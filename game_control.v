==> flow/design.v <==
`timescale 1ns / 1ps
module PIPO
#(parameter DW = 4)
	(
	input [DW-1:0] D_i,
	input Enable_i,
	input clk_50MHz_i,
	input rst_async_la_i,
	input preset_async_ha_i,
	output reg [DW-1:0] Q_o
    );
	 always@(posedge clk_50MHz_i, negedge rst_async_la_i, posedge preset_async_ha_i)
	 if(!rst_async_la_i)
		Q_o <= {DW{1'b0}};
	 else if(preset_async_ha_i)
		Q_o <= {DW{1'b1}};
	 else if(Enable_i)
		Q_o <= D_i;
endmodule
`timescale 1ns / 1ps
module forbidden_moves(
  input rst_async_la_i,
  input clk_50MHz_i,
  input [2:0] posx,
  input [1:0] posy,
  input [2:0] dir,
  input valid,
  output reg [2:0] positionx,
  output reg [1:0] positiony
    );
  localparam  [2:0] UP = 3'b000, DOWN = 3'b111, RIGHT = 3'b101, LEFT = 3'b010, NONE = 3'b100;
  reg [2:0] new_posx;
  reg [1:0] new_posy;
  reg valid_move;
  wire [2:0] last_direction;
  reg enable_move;
  always @ ( * ) begin
    case ( { posy, posx } )
      {2'd0, 3'd3}: valid_move <= 1'b0;
      {2'd0, 3'd6}: valid_move <= 1'b0;
      {2'd1, 3'd4}: valid_move <= 1'b0;
      {2'd2, 3'd0}: valid_move <= 1'b0;
      {2'd2, 3'd2}: valid_move <= 1'b0;
      {2'd2, 3'd6}: valid_move <= 1'b0;
      {2'd3, 3'd2}: valid_move <= 1'b0;
      {2'd3, 3'd6}: valid_move <= 1'b0;
      default: valid_move <= 1'b1;
    endcase
  end
  PIPO #(.DW(3)) last_dir (
    .D_i( dir ),
    .Enable_i( !valid_move ),
    .clk_50MHz_i(clk_50MHz_i),
    .rst_async_la_i(rst_async_la_i),
    .preset_async_ha_i(1'b0),
    .Q_o(last_direction)
  );
  always @ ( * ) begin
    if( !valid_move )
      enable_move <= ( ~dir == last_direction ) & valid;
    else
      enable_move <= valid;
  end
  always @ ( * ) begin
    case( { enable_move, dir } )
    { 1'b1, UP }:
      begin
        new_posy <= posy - 1;
        new_posx <= posx;
      end
    { 1'b1, RIGHT }:
      begin
        new_posx <= posx + 1;
        new_posy <= posy;
      end
    { 1'b1, DOWN }:
      begin
        new_posy <= posy + 1;
        new_posx <= posx;
      end
    { 1'b1, LEFT }:
      begin
        new_posx <= posx - 1;
        new_posy <= posy;
      end
    default:
      begin
        new_posx <= posx;
        new_posy <= posy;
      end
    endcase
  end
  always @ ( * ) begin
    positionx <= new_posx;
    positiony <= new_posy;
  end
endmodule
`timescale 1ns / 1ps
module game_control(
  input clk_50MHz_i,
  input rst_async_la_i,
  input [3:0] key_in,
  input enable_move,
  output reg [4:0] address,
  output [4:0] step_count,
  output out_of_steps,
  output reg in_key_pos,
  output reg in_exit_pos
    );
  localparam  [3:0] grid_max_x = 7;
  localparam  [3:0] grid_max_y = 3;
  localparam  [2:0] UP = 3'b000, DOWN = 3'b111, RIGHT = 3'b101, LEFT = 3'b010, NONE = 3'b100;
  reg [2:0] posx;                
  reg [1:0] posy;                
  wire [2:0] new_posx;            
  wire [1:0] new_posy;            
  reg [2:0] dir;                 
  reg enable_move_sync;          
  wire valid_move;               
  always @ (posedge clk_50MHz_i) begin
    enable_move_sync <= enable_move;
  end
  always @ ( * ) begin
    case(key_in)
      4'h2: dir <= UP;
      4'h6: dir <= RIGHT;
      4'h8: dir <= DOWN;
      4'h4: dir <= LEFT;
      default: dir <= NONE;
    endcase
  end
  assign valid_move = enable_move_sync & (
    (dir == UP && posy > 0) |
    (dir == DOWN && posy < grid_max_y) |
    (dir == LEFT && posx > 0) |
    (dir == RIGHT && posx < grid_max_x)
  );
  forbidden_moves forbidden_moves (
    .rst_async_la_i( rst_async_la_i ),
    .clk_50MHz_i( clk_50MHz_i ),
    .posx( posx ),
    .posy( posy ),
    .dir( dir ),
    .valid( valid_move ),
    .positionx( new_posx ),
    .positiony( new_posy )
  );
  mod_n_backwards #( .DW(5), .N(30)) step_counter(
    .enable_i(enable_move_sync & valid_move),
    .clk_50MHz_i(clk_50MHz_i),
    .rst_async_la_i(rst_async_la_i),
    .enable_o(out_of_steps),
    .count_o(step_count)
  );
  always @ (posedge clk_50MHz_i, negedge rst_async_la_i ) begin
    if(!rst_async_la_i)
      begin
        posx <= grid_max_x;
        posy <= grid_max_y;
      end
    else
      begin
        posx <= new_posx;
        posy <= new_posy;
      end
  end
  always @ ( posedge clk_50MHz_i ) begin
    in_key_pos <= ( (posx == 3'd0) && (posy == 2'd3) );
    in_exit_pos <= ( (posx == 3'd4) && (posy == 2'd0) );
    address <= { posy, posx };
  end
  endmodule
`timescale 1ns / 1ps
module mod_n_backwards
#(parameter DW=4, N=10)
(
    input enable_i,
    input clk_50MHz_i,
    input rst_async_la_i,
	  output enable_o,
    output reg [DW-1:0] count_o
    );
	 reg [DW-1:0] input_reg_PIPO;
	 reg comparator_o;
	 assign enable_o = comparator_o & enable_i;
	 always@*
	 begin
		comparator_o <= (count_o == 0);
		if(comparator_o)
			input_reg_PIPO <= {DW{1'b0}};
		else
			input_reg_PIPO <= count_o - 1'b1;
	 end
	always@(posedge clk_50MHz_i, negedge rst_async_la_i)
	 begin
		if(!rst_async_la_i)
			count_o <= N-1;
		else if(enable_i)
			count_o <= input_reg_PIPO;
	 end
endmodule
# Tool chain data of game_control
# Tool output for the design above, in the order of the flow.
# Line numbers count from 1 in the design file above.
# Operators: Yosys type, input widths -> output width; for muxes data width and select width s.
# Library cell names are shortened.
# Not given: -
# inputs
top,game_control
clock_port,clk_50MHz_i
lib,sky130hd
corner,tt_025C_1v80

# Word-level counts
# Counts by Yosys on the flattened word-level netlist (proc, flatten, opt, wreduce; memories kept). Register bits leave out memories and registers merged into their read ports (data or address). Print and check cells are left out. Cells with the same type and inputs are merged into one.
# Memory sizes are those after Yosys's memory passes, which may raise the word count (mostly to a power of two), join words into wider ones and drop unused or constant bits.
# bits
regBits,21
latchBits,0
ramBits,0
rom_bits,32
clocked_rd_ports_x_width,0
n_memories,1
input_bits,7
output_inout_bits,13
wordCells,58
# memory_table
memory,size,word_bits,read_ports,wr,line_no,text
(no name shown),32,1,1,0,38,"case ( { posy, posx } )"
# classes
n_addsub,5
mul,0
div_mod_pow,0
cmp,4
eq_ne,14
shift,0
mux,6
n_logic,8
reduce_logical,12
# ops
op,count
$eq 4x4->1 const B,5
$pmux 3 s4,1
$eq 3x3->1 const B,3
$eq 4x3->1 const B,2
$logic_and 1x1->1,6
$logic_not 3->1,2
$pmux 3 s2,1
$sub 5x1->5 const B,1
$logic_not 5->1,1
$mux 5,1
$and 1x1->1,4
$reduce_bool 2->1,2
$eq 4x2->1 const B,1
$pmux 2 s2,1
$or 1x1->1,3
$add 3x1->3 const B,1
$sub 3x1->3 const B,1
$gt 3x1->1 const B,1
$eq 3x2->1 const B,1
$lt 3x3->1 const B,1
$eq 3x3->1,1
$not 3->3,1
$mux 3,1
$add 2x1->2 const B,1
$sub 2x1->2 const B,1
$gt 2x1->1 const B,1
$lt 2x2->1 const B,1
$eq 2x2->1 const B,1
# Other operator kinds: 2; their cells: 2.

# Logic depth
# Depth = most cells in a row (Yosys ltp): at word level without a register or memory, in the mapped netlist without a sequential cell, where the memories' decode and read muxes count.
# logic_depth
depth_word,12
abc_area,0
mapped_depth,11
ltp_nobuf,9

# Mapped cells and area
# Yosys stat after the flow's synthesis: flattened, memories mapped to cells. It holds for the ABC_AREA given above (unset counts as 0); a run with the other value may have another netlist.
# Totals and module areas in this step are rounded.
# synth_totals
cells,116
synth_area_um2,1200
sequential_area_um2,497
ffs,21
# by_type
cell,count,type_area_um2
dfstp_2,9,236.477
dfxtp_1,8,160.154
dfrtp_1,4,100.096
buf_6,5,56.304
nand2_1,13,48.797
nor2_1,10,37.536
xnor2_1,4,35.034
xor2_1,4,35.034
clkbuf_8,2,27.526
nor4_2,2,25.024
nand4bb_1,2,22.522
o31ai_1,3,22.522
fa_1,1,20.019
mux2i_1,2,20.019
nor4_1,3,18.768
o32ai_2,1,16.266
inv_1,4,15.014
nand3_1,3,15.014
# Not listed: further types 30, cells in them 36.
# The figures by module come from a second, unflattened synthesis with its own total; it is not the netlist above.
# unflattened
hier_cells,100
area_unflattened_um2,1120
# Rows give one instance, submodules left out.
# modules
module,instances,cells,area_um2,seq_area_um2
game_control,1,35,427,292
forbidden_moves,1,37,292,0.0
mod_n_backwards,1,21,270,130
PIPO (DW=3),1,7,135,97.6

# Path before layout
# Path of least setup slack by OpenSTA after synthesis, without wires, with an ideal clock, recovery checks aside; 20% of the period is set as input and as output delay. Where synthesis merged equal registers, the netlist keeps one of their names.
# synth_path
path_kind,input-to-reg
start,in key_in[1]
end,reg posx[2]
period_ns,3.17
in_delay_ns,0.634
setup_time_ns,0.075
arrival_time_ns,2.746
t_required_ns,3.095
path_slack_ns,0.349
delay_ns,2.187
path_stages,10
n_path_buf,1
synth_period_reached_ns,2.821
# "delay_ns" = arrival - input delay + setup time.
# "path_stages" counts driving pins, that of a launching flip-flop among them; a cell with two outputs on the path counts twice.
# "synth_period_reached_ns" = period - worst setup slack (recovery checks aside). The figure is calculated, with input and output delays left at 20% of the set period.
# The rows between start and end are the longest chain of elaborated cells between them; the timing report does not say that the signal goes this way. Where chains are equally long, one stands for them.
# Each line given opens the expression or statement behind the cell; cells for indexed reads and writes are added by Yosys, which also makes memories of some case tables.
# synth_via
cell_sequence,buf_6 -> xor2_1 -> a211o_1 -> a32oi_1 -> o211ai_2 -> or3_2 -> fa_1 -> xnor2_1 -> nor3_1 -> xor2_1
elab_chain_len,12
# synth_rtl
element,line_no,text
start: declaration,102,"input [3:0] key_in,"
$eq 4x3->1,124,case(key_in)
$pmux 3 s4,124,
$logic_not 3->1,133,(dir == UP && posy > 0) |
$logic_and 1x1->1,133,
$or 1x1->1 x3,133,
$and 1x1->1,132,assign valid_move = enable_move_sync & (
$and 1x1->1,60,enable_move <= ( ~dir == last_direction ) & valid;
$mux 1,59,if( !valid_move )
$eq 4x4->1,65,"case( { enable_move, dir } )"
$pmux 3 s2,65,
end: assignment,158,posx <= grid_max_x;
end: assignment,163,posx <= new_posx;
end: declaration,113,reg [2:0] posx;

# Path in the finished layout
# Path of least setup slack in the final report of flow run 1 (OpenROAD, finished layout, wires in). Where an end is a register, its clock arrival counts in the times.
# layout_path
path_kind,input-to-output
start,in key_in[3]
end,out out_of_steps
period_ns,5.2
in_delay_ns,1.04
out_delay_ns,1.04
arrival_time_ns,3.35
t_required_ns,4.16
path_slack_ns,0.81
path_stages,7
n_path_buf,2
# The rows between start and end are the longest chain of elaborated cells between them; the timing report does not say that the signal goes this way. Where chains are equally long, one stands for them.
# layout_via
cell_sequence,clkdlybuf4s50_1 -> nor2_1 -> nand3_1 -> o32ai_2 -> nand2_1 -> nor2_1 -> clkdlybuf4s50_1
elab_chain_len,10
# layout_rtl
element,line_no,text
start: declaration,102,"input [3:0] key_in,"
$eq 4x3->1,124,case(key_in)
$pmux 3 s4,124,
$logic_not 3->1,133,(dir == UP && posy > 0) |
$logic_and 1x1->1,133,
$or 1x1->1 x3,133,
$and 1x1->1,132,assign valid_move = enable_move_sync & (
$and 1x1->1,149,".enable_i(enable_move_sync & valid_move),"
$and 1x1->1,185,assign enable_o = comparator_o & enable_i;
end: declaration,106,"output out_of_steps,"

# 2 stored runs of game_control in the flow (synthesis by Yosys, layout by OpenROAD, sky130hd cells), in arbitrary order. Constraints: input delay and output delay 20% of the set period each, output load 0.01 pF.
# By "period_less_ws_ns" is meant the clock period of the run minus its worst setup slack. This is arithmetic on one report: input and output delays are still those of the set period (20% each).
# By "worst_path_ns" is meant the share of the clock period that the worst setup path is allowed (20% is reserved at inputs, 20% at outputs), minus its slack. Clock arrival times at its registers enter into it.
# "totalPower_mw" is the tool's figure for a default switching activity; nothing was simulated.
# Values from the reports are rounded here.
# Settings: - = not set for that run.
run name,period_ns,CAP_MARGIN,CORE_MARGIN,CORE_UTILIZATION,SLEW_MARGIN,SETUP_SLACK_MARGIN,PLACE_DENSITY_LB_ADDON,GPL_ROUTABILITY_DRIVEN,MAX_ROUTING_LAYER,period_less_ws_ns,synth_chip_area_um2,worst_path_ns,timing.worst_path_kind,setup_tns_ns,layout_stdcell_area_um2,totalPower_mw,die_footprint_um2,worst_hold_slack_ns,ws_setup_ns,finish.utilization_pct
flow run 1,5.2,20,2,40,20,-,-,-,-,4.391,1200,2.31,input-to-output,0.000,1370,0.314,3440,0.455,0.809,48.7
flow run 2,2.35,20,2,27,20,0.53,0.16,1,met4,2.494,1200,2.49,reg-to-reg,-0.173,1810,0.846,4980,0.445,-0.144,41.9
