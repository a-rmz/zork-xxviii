==> flow/design.v <==
`timescale 1ns / 1ps
module bin_hex(
    input  		[3:0] in,
    output reg [6:0] segments
    );
	 always@(*)
	 begin
		case(in)
			0: 	segments = 7'b000_0001;  
			1: 	segments = 7'b100_1111;  
			2: 	segments = 7'b001_0010;  
			3: 	segments = 7'b000_0110;  
			4: 	segments = 7'b100_1100;  
			5: 	segments = 7'b010_0100;  
			6: 	segments = 7'b010_0000;  
			7: 	segments = 7'b000_1110;  
			8: 	segments = 7'b000_0000;  
			9:		segments = 7'b000_0100;  
			10:	segments = 7'b000_1000;  
			11:	segments = 7'b110_0000;  
			12:	segments = 7'b011_0001;  
			13:	segments = 7'b100_0010;  
			14:	segments = 7'b011_0000;  
			15:	segments = 7'b011_1000;  
		endcase
	 end
endmodule
`timescale 1ns / 1ps
module multiplexed_display(
    input rst_async_la_i,
    input clk_50MHz_i,
    input  [3:0] Ain,
    input  [3:0] Bin,
    input  [3:0] Cin,
    input  [3:0] Din,
    output [6:0] segments,
    output [3:0] T
    );
	 wire [3:0] w_mux_deco;
	 wire [7:0] w_count;
	 mux_4to1_4bits mux (
		.a(Ain),
		.b(Bin),
		.c(Cin),
		.d(Din),
		.s(w_count[1:0]),
		.y(w_mux_deco)
	 );
	 bin_hex decoder (
		.in(w_mux_deco),
		.segments(segments)
	 );
	 soft_gtv gtv (
		.rst(rst_async_la_i),
		.clk(clk_50MHz_i),
		.mode(3'b001),
		.evnt(1'd0),
		.count(w_count)
	 );
	 one_cold oc (
		.in(w_count[1:0]),
		.out(T)
	 );
endmodule
`timescale 1ns / 1ps
module mux_4to1_4bits(
		input      [3:0] a,
		input      [3:0] b,
		input      [3:0] c,
		input  	  [3:0] d,
		input		  [1:0] s,
		output reg [3:0] y
    );
	 always@(*)
	 begin
		case(s)
			0:	y = a;
			1: y = b;
			2: y = c;
			default: y = d;
		endcase
	 end
endmodule
`timescale 1ns / 1ps
module one_cold(
    input 		[1:0] in,
    output reg [3:0] out
    );
	always@(*)
	begin
		case(in)
			0: out = 4'b1110;
			1: out = 4'b1101;
			2: out = 4'b1011;
			default: out = 4'b0111;
		endcase
	end
endmodule
`timescale 1ns / 1ps
module soft_gtv(
    input rst,
	 input clk,
    input spd_btn,
    input [2:0] mode,
    input evnt,
    output [7:0] count
    );
    reg evnt_ff;
    reg gtv_tm_flg;
	 wire gtv_ev_flg;
    reg [7:0] gtv_cnt;
	 reg [7:0] gtv_cnt_ff;
	 reg [26:0] base_cnt;
	 reg [26:0] base_cnt_ff;
	 reg [28:0] spd_ff;
	 assign count = gtv_cnt_ff;
	 always @(posedge clk)
	   evnt_ff <= evnt;
	 assign gtv_ev_flg = evnt & ~evnt_ff;
	 always @(posedge clk or posedge rst)
	   if (rst) spd_ff <= 28'b0;
		else spd_ff <= spd_ff + spd_btn;
	 always @* begin
	   gtv_tm_flg = 1'b0;
		base_cnt = base_cnt_ff;
	   if (base_cnt_ff == (27'd250000-27'd1+spd_ff[28:4])) begin
		  gtv_tm_flg = 1'b1;
		  base_cnt = 27'b0;
		end else begin
		  base_cnt = base_cnt_ff + 27'b1;
		end
	 end
	 always @(posedge clk) begin
	   base_cnt_ff <= base_cnt;
	 end
	 always @* begin
	   gtv_cnt = gtv_cnt_ff;
	   case (mode)
		  0: if(gtv_tm_flg) gtv_cnt = gtv_cnt_ff - 8'b1;
		  1: if(gtv_tm_flg) gtv_cnt = gtv_cnt_ff + 8'b1;
		  4: if(gtv_ev_flg) gtv_cnt = gtv_cnt_ff - 8'b1;
		  5: if(gtv_ev_flg) gtv_cnt = gtv_cnt_ff + 8'b1;
		  default: gtv_cnt = gtv_cnt_ff;
		endcase
	 end
	 always @(posedge clk or posedge rst) begin
	   if (rst) gtv_cnt_ff <= 8'b0;
		else gtv_cnt_ff <= gtv_cnt;
	 end
endmodule
# Step by step through the tools: multiplexed_display
# The steps from the RTL of multiplexed_display to its reports follow in flow order.
# Lines are those of the file above, counted from 1.
# Operators carry their Yosys type and port widths (W data, S select, Z words).
# The mark n/a stands for no value.
# inputs
top_module	multiplexed_display
clock_port	clk_50MHz_i
lib	sky130hd
pvt_corner	tt_025C_1v80

# Word-level counts
# Source: Yosys, flattened and elaborated, memories not mapped. Widths are those after wreduce; folded enables and synchronous resets count as part of the registers. Registers that Yosys merges into a memory's read port (data or address) are not register bits. Print and check cells do not count. Equal cells are merged and count once.
# Memory sizes are those after Yosys's memory passes, which may raise the word count (mostly to a power of two), join words into wider ones and drop unused or constant bits.
# word_totals
romBits	112
register_bits	64
memories	1
latch_bits	0
ramBits	0
input_bits	18
clocked_rd_ports_x_width	0
word_cells	15
output_inout_bits	11
# op_classes
logic	0
shift	0
add_sub_neg	4
mul	0
reduce_logical	1
equal	3
div_mod_pow	0
compare	0
mux	3
# memory_table
memory	size	width	read_ports	write_ports	line	rtl
(no name shown)	16	7	1	0	8	case(in)
# op_table
operator	count
$add A29 B1 Y29	1
$add A27 B1 Y27 const B	1
$eq A27 B27 Y1	1
$add A18 B25 Y26 const A	1
$pmux W4 S3	2
$add A8 B1 Y8 const B	1
$eq A2 B1 Y1 const B	1
$eq A2 B2 Y1 const B	1
$logic_not A2 Y1	1
$mux W1	1

# Logic depth
# Longest topological path by Yosys (ltp), each cell counted once; first at word level (registers and memories cut), then after technology mapping (sequential cells cut; the memories' decode and read muxes count).
# logic_depth
word_depth	3
ABC_AREA	0
depth_mapped	10
ltp_nobuf	10

# Netlist
# Yosys stat after the flow's synthesis: flattened, memories mapped to cells. It holds for the ABC_AREA given above (unset counts as 0); a run with the other value may have another netlist.
# Totals and module areas in this step are rounded.
# types
cell_type	count	type_area_um2
sky130_fd_sc_hd__dfxtp_1	27	540.518
sky130_fd_sc_hd__xnor2_1	16	140.134
sky130_fd_sc_hd__ha_1	11	137.632
sky130_fd_sc_hd__xor2_1	8	70.067
sky130_fd_sc_hd__nand4_1	11	68.816
sky130_fd_sc_hd__inv_1	14	52.55
sky130_fd_sc_hd__and3_1	8	50.048
sky130_fd_sc_hd__dfrtp_1	2	50.048
sky130_fd_sc_hd__mux2i_1	5	50.048
sky130_fd_sc_hd__mux2_2	4	45.043
sky130_fd_sc_hd__nand3_1	9	45.043
sky130_fd_sc_hd__nor2b_1	5	31.28
sky130_fd_sc_hd__a222oi_1	3	30.029
sky130_fd_sc_hd__nand2_1	8	30.029
sky130_fd_sc_hd__and4_1	3	26.275
sky130_fd_sc_hd__o21ai_0	5	25.024
sky130_fd_sc_hd__or3_1	4	25.024
sky130_fd_sc_hd__nor2_1	6	22.522
# Not listed: further types 22, cells in them 30.
# mapped
buf_cells	6
yosys_area_um2	1654
cells	179
ffs	29
seq_area_um2	590.6
# The figures by module come from a second, unflattened synthesis with its own total; it is not the netlist above.
# hier_totals
hier_cells	501
area_unflattened_um2	4534
# Rows give one instance, submodules left out.
# by_module
mod	n_cells	instances	area_um2	seq_area_um2
soft_gtv	460	1	4139	1486
bin_hex	31	1	260.2	0.0
mux_4to1_4bits	4	1	105.1	0.0
one_cold	4	1	22.5	0.0
multiplexed_display	2	1	7.5	0.0

# Worst setup path after synthesis
# Path of least setup slack by OpenSTA after synthesis, without wires, with an ideal clock, recovery checks aside; 20% of the period is set as input and as output delay. Where synthesis merged equal registers, the netlist keeps one of their names.
# synth_timing
kind	register -> output
start	register gtv.gtv_cnt_ff[0]
end	output segments[0]
arrival_ns	1.885
clock_period_ns	2.37
out_delay_ns	0.474
path_buffers	1
launch_ns	0.000
delay_ns	1.885
t_required_ns	1.896
path_stages	8
setup_slack_ns	0.011
synth_period_reached_ns	2.359
# "delay_ns" = arrival - input delay + setup time.
# At an output port there is no setup time.
# "path_stages" counts driving pins, that of a launching flip-flop among them; a cell with two outputs on the path counts twice.
# "synth_period_reached_ns" = period - worst setup slack (recovery checks aside). The figure is calculated, with input and output delays left at 20% of the set period.
# The rows between start and end are the longest chain of elaborated cells between them; the timing report does not say that the signal goes this way. Where chains are equally long, one stands for them.
# Each line given opens the expression or statement behind the cell; cells for indexed reads and writes are added by Yosys, which also makes memories of some case tables.
# A memory read counts as a cell of the chain, while the word-level depth stops at memories.
# synth_via
path_cell_list	sky130_fd_sc_hd__dfrtp_1 > sky130_fd_sc_hd__inv_1 > sky130_fd_sc_hd__ha_1 > sky130_fd_sc_hd__a222oi_1 > sky130_fd_sc_hd__a21oi_1 > sky130_fd_sc_hd__buf_2 > sky130_fd_sc_hd__or2_2 > sky130_fd_sc_hd__o21ai_0
elab_chain_len	3
cone_cells	5
classes_between	eq/ne: 2; mux: 1; reduce/logical: 1; memory: 1
# synth_rtl
item	line	rtl
from (decl)	112	reg [7:0] gtv_cnt_ff;
from (assign)	147	if (rst) gtv_cnt_ff <= 8'b0;
from (assign)	148	else gtv_cnt_ff <= gtv_cnt;
$eq A2 B2 Y1	76	case(s)
$pmux W4 S3	76
$mem_v2 Z16 W7	8	case(in)
to (decl)	36	output [6:0] segments,

# Path in the finished layout
# Path of least setup slack in the final report of flow run 1 (OpenROAD, finished layout, wires in). Where an end is a register, its clock arrival counts in the times.
# layout_timing
kind	register -> output
start	register gtv.gtv_cnt_ff[0]
end	output segments[6]
path_stages	11
out_delay_ns	0.44
setup_slack_ns	-0.53
t_required_ns	1.76
path_buffers	2
arrival_ns	2.29
launch_ns	0.28
clock_period_ns	2.2
# The rows between start and end are the longest chain of elaborated cells between them; the timing report does not say that the signal goes this way. Where chains are equally long, one stands for them.
# A memory read counts as a cell of the chain, while the word-level depth stops at memories.
# layout_via
path_cell_list	sky130_fd_sc_hd__dfrtp_2 > sky130_fd_sc_hd__inv_4 > sky130_fd_sc_hd__ha_4 > sky130_fd_sc_hd__a222oi_1 > sky130_fd_sc_hd__a21oi_2 > sky130_fd_sc_hd__inv_2 > sky130_fd_sc_hd__buf_4 > sky130_fd_sc_hd__ha_4 > sky130_fd_sc_hd__inv_1 > sky130_fd_sc_hd__o221ai_1 > sky130_fd_sc_hd__buf_2
elab_chain_len	3
cone_cells	5
classes_between	eq/ne: 2; mux: 1; reduce/logical: 1; memory: 1
# layout_rtl
item	line	rtl
from (decl)	112	reg [7:0] gtv_cnt_ff;
from (assign)	147	if (rst) gtv_cnt_ff <= 8'b0;
from (assign)	148	else gtv_cnt_ff <= gtv_cnt;
$eq A2 B2 Y1	76	case(s)
$pmux W4 S3	76
$mem_v2 Z16 W7	8	case(in)
to (decl)	36	output [6:0] segments,

# Flow measurements of multiplexed_display on sky130hd: 2 stored runs with different settings, listed in no order. Input and output delays are each 20% of the period that was set; the output load is 0.01 pF.
# "achievedPeriod_ns" = clock period - worst setup slack. The figure is calculated, with input and output delays left at 20% of the set period.
# "worst_path_time_ns": the worst setup path's part of the clock period (all of it between registers, 20% less for each end at a port) less its slack. A launch clock that arrives late makes it longer, a capture clock that arrives late makes it shorter.
# "power_total_mw" rests on the timing tool's default activity at the inputs, not on a simulated workload.
# Results are given in rounded form.
# A setting shown as -- is not set for that run.
stored run	period_ns	CAP_MARGIN	CORE_MARGIN	CORE_UTILIZATION	SLEW_MARGIN	SETUP_SLACK_MARGIN	PLACE_DENSITY_LB_ADDON	CORE_ASPECT_RATIO	CELL_PAD_IN_SITES_GLOBAL_PLACEMENT	ABC_AREA	CTS_CLUSTER_DIAMETER	MIN_ROUTING_LAYER	synth_chip_area_um2	total_die_area_um2	setup_worst_slack_ns	finish.utilization_pct	power_total_mw	post_route_stdcell_area_um2	worst_path_time_ns	critical_path_kind	achievedPeriod_ns
flow run 1	2.2	20	2	40	20	--	--	--	--	--	--	--	1654	4666	-0.534	58.9	1.085	2356	2.29	register -> output	2.734
flow run 2	2.93	20	2	62	20	0.62	0.07	0.93	0	0	397	met2	1654	3097	0.004	83.6	0.7268	2165	2.34	register -> output	2.926
